==> flow/design.v <==
module vs_up_counter#(parameter N=8) (
    input logic clock,
    input logic reset_n,
    output logic [(N-1):0] out
    );
    always_ff@(posedge clock) begin
        if (~reset_n) begin
            out <= 0;
        end
        else begin
            out <= out + 1;
        end
    end
endmodule
module vs_up_down_counter #(parameter N=8) (
    input logic clock,
    input logic up,
    input logic reset_n,
    output logic [(N-1):0] out
    );
    always_ff@(posedge clock) begin
        if (~reset_n) begin
            out <= 0;
        end
        else if (up) begin
            out <= out + 1;
        end else begin
            out <= out - 1;
        end
    end
endmodule
# From RTL to reports: vs_up_down_counter
# Tool output for the design above, in the order of the flow.
# Line numbers count from 1 in the design file above.
# Operators: Yosys type, input widths -> output width; for muxes data width and select width s.
# Cell names lack the library's common part.
# Not given: n/a
# inputs
top_module	vs_up_down_counter
clk_port	clock
library	sky130hd
corner	tt_025C_1v80

# Word level
# Yosys after proc, flatten, opt, wreduce and memory -nomap, before mapping. Enables and synchronous resets that opt folds into registers are not counted as muxes. Memory bits, and registers merged into a memory's read port (data or address), are not among the register bits. Print and check cells are not counted. Equal cells are merged and count once.
# op_classes
addsub	2
muxes	1
# ops
op	count
$add 8x1->8 const B	1
$sub 8x1->8 const B	1
$mux 8	1
# word_totals
regBits	8
out_inout_bits	8
wordCells	4

# Depth
# Depth = most cells in a row (Yosys ltp): at word level without a register or memory, in the mapped netlist without a sequential cell, where the memories' decode and read muxes count.
# logic_depth
depth_word	2
ABC_AREA	0
ltp_mapped	6

# After synthesis
# Source: synth_stat.txt of the flow (Yosys; design flattened, memories mapped). It holds for the ABC_AREA given above (unset counts as 0); a run with the other value may have another netlist.
# The area totals of this step are shown rounded.
# synth_totals
stdcells	53
synth_area_mm2	0.000495
seqArea_mm2	0.00016
ffs	8
n_buf	1
# types
cell	count	area_total_um2
dfxtp_1	8	160.154
ha_1	6	75.072
a21o_1	4	30.029
a21oi_1	4	20.019
fa_1	1	20.019
and2_1	3	18.768
and3b_1	2	17.517
xor2_1	2	17.517
a211oi_1	2	15.014
nand3_1	3	15.014
a31oi_1	2	12.512
nand4_1	2	12.512
inv_1	3	11.261
nor4b_1	1	8.758
xnor2_1	1	8.758
nand3b_1	1	7.507
o211ai_1	1	7.507
o21bai_1	1	7.507
# Other cell types: 6; their cells: 6.

# Timing after synthesis
# OpenSTA on the mapped netlist: ideal clock, no wires. The path of least setup slack (recovery checks aside). Input and output delay are each 20% of the period. Register names are those of the netlist, which keeps one name where synthesis merged equal registers.
# synth_timing
path_type	input -> register
from	input up
to	register out[7]
tclk_ns	2.42
setup_ns	0.116
t_first_pin_ns	0.484
arrival_time_ns	1.661
required_time_ns	2.304
setup_slack_ns	0.643
delay_ns	1.293
stages	6
n_path_buf	0
period_less_setup_slack_ns	1.777
# "delay_ns" is the arrival time less input delay plus setup time.
# "stages" counts driving pins, that of a launching flip-flop among them; a cell with two outputs on the path counts twice.
# "period_less_setup_slack_ns" is the clock period less the worst setup slack; recovery checks do not enter. This is arithmetic on one report: input and output delays are still those of the set period (20% each).
# The rows between start and end are the longest chain of elaborated cells between them; the timing report does not say that the signal goes this way. Where chains are equally long, one stands for them.
# A line is the first line of the expression or statement that the cell stems from. Yosys adds cells for indexed reads and writes and turns some case tables into memories.
# A register here has more assigning lines than the two given.
# synth_between
cell_sequence	inv_1 -> ha_1 -> o21ai_1 -> or3_1 -> a21oi_1 -> and3b_1
elab_chain_len	1
# synth_rtl
item	line	source
from (decl)	17	input logic up,
$mux 8	25	else if (up) begin
to (assign)	26	out <= out + 1;
to (assign)	28	out <= out - 1;
to (decl)	19	output logic [(N-1):0] out

# Path in the finished layout
# Path of least setup slack in the final report of run 2 (OpenROAD, finished layout, wires in). Where an end is a register, its clock arrival counts in the times.
# layout_timing
path_type	register -> register
from	register out[2]
to	register out[7]
tclk_ns	1.85
setup_ns	0.10
t_first_pin_ns	0.26
arrival_time_ns	1.61
required_time_ns	2.01
setup_slack_ns	0.39
stages	6
n_path_buf	0
# The rows between start and end are the longest chain of elaborated cells between them; the timing report does not say that the signal goes this way. Where chains are equally long, one stands for them.
# A register here has more assigning lines than the two given.
# layout_between
cell_sequence	dfxtp_2 -> ha_4 -> o21ai_2 -> or3_4 -> a21oi_2 -> and3b_1
elab_chain_len	2
# layout_rtl
item	line	source
from (decl)	19	output logic [(N-1):0] out
from (assign)	26	out <= out + 1;
from (assign)	28	out <= out - 1;
$sub 8x1->8	28
$mux 8	25	else if (up) begin
to (assign)	26
to (assign)	28
to (decl)	19

# Record of 2 stored runs of the RTL-to-layout flow on vs_up_down_counter, platform sky130hd. The runs are unordered. Constraints: input delay and output delay 20% of the set period each, output load 0.01 pF.
# "achievedPeriod_ns" = clock period - worst setup slack. The figure is calculated, with input and output delays left at 20% of the set period.
# By "critical_path_time_ns" is meant the share of the clock period that the worst setup path is allowed (20% is reserved at inputs, 20% at outputs), minus its slack. Clock arrival times at its registers enter into it.
# "fin_power_mw": no workload was simulated; the value follows from the tool's default switching activity.
# Measured values are rounded.
# A setting shown as n/a is not set for that run.
# A result given as n/a is not shown for that run.
run name	period_ns	CORE_UTILIZATION	SETUP_SLACK_MARGIN	PLACE_DENSITY_LB_ADDON	CELL_PAD_IN_SITES_GLOBAL_PLACEMENT	CELL_PAD_IN_SITES_DETAIL_PLACEMENT	TNS_END_PERCENT	GPL_TIMING_DRIVEN	CAP_MARGIN	SLEW_MARGIN	CORE_MARGIN	ys_area_mm2	die_area_mm2	post_route_stdcell_area_mm2	post_route_util_frac	setup_ws_ns	setupTns_ns	timing.hold.ws_ns	fin_power_mw	achievedPeriod_ns	critical_path_time_ns	path_kind
run 1	1.51	60	0.19	0.04	3	1	30	0	15	10	2	n/a	n/a	n/a	n/a	n/a	n/a	n/a	n/a	n/a	n/a	n/a
run 2	1.85	40	0.36	n/a	n/a	n/a	n/a	n/a	20	20	2	0.000495	0.00154	0.000868	0.771	0.394	0.000	0.479	1.07	1.456	1.46	register -> register
# Run 1: stopped before the end: floorplanning reported PDN-0185
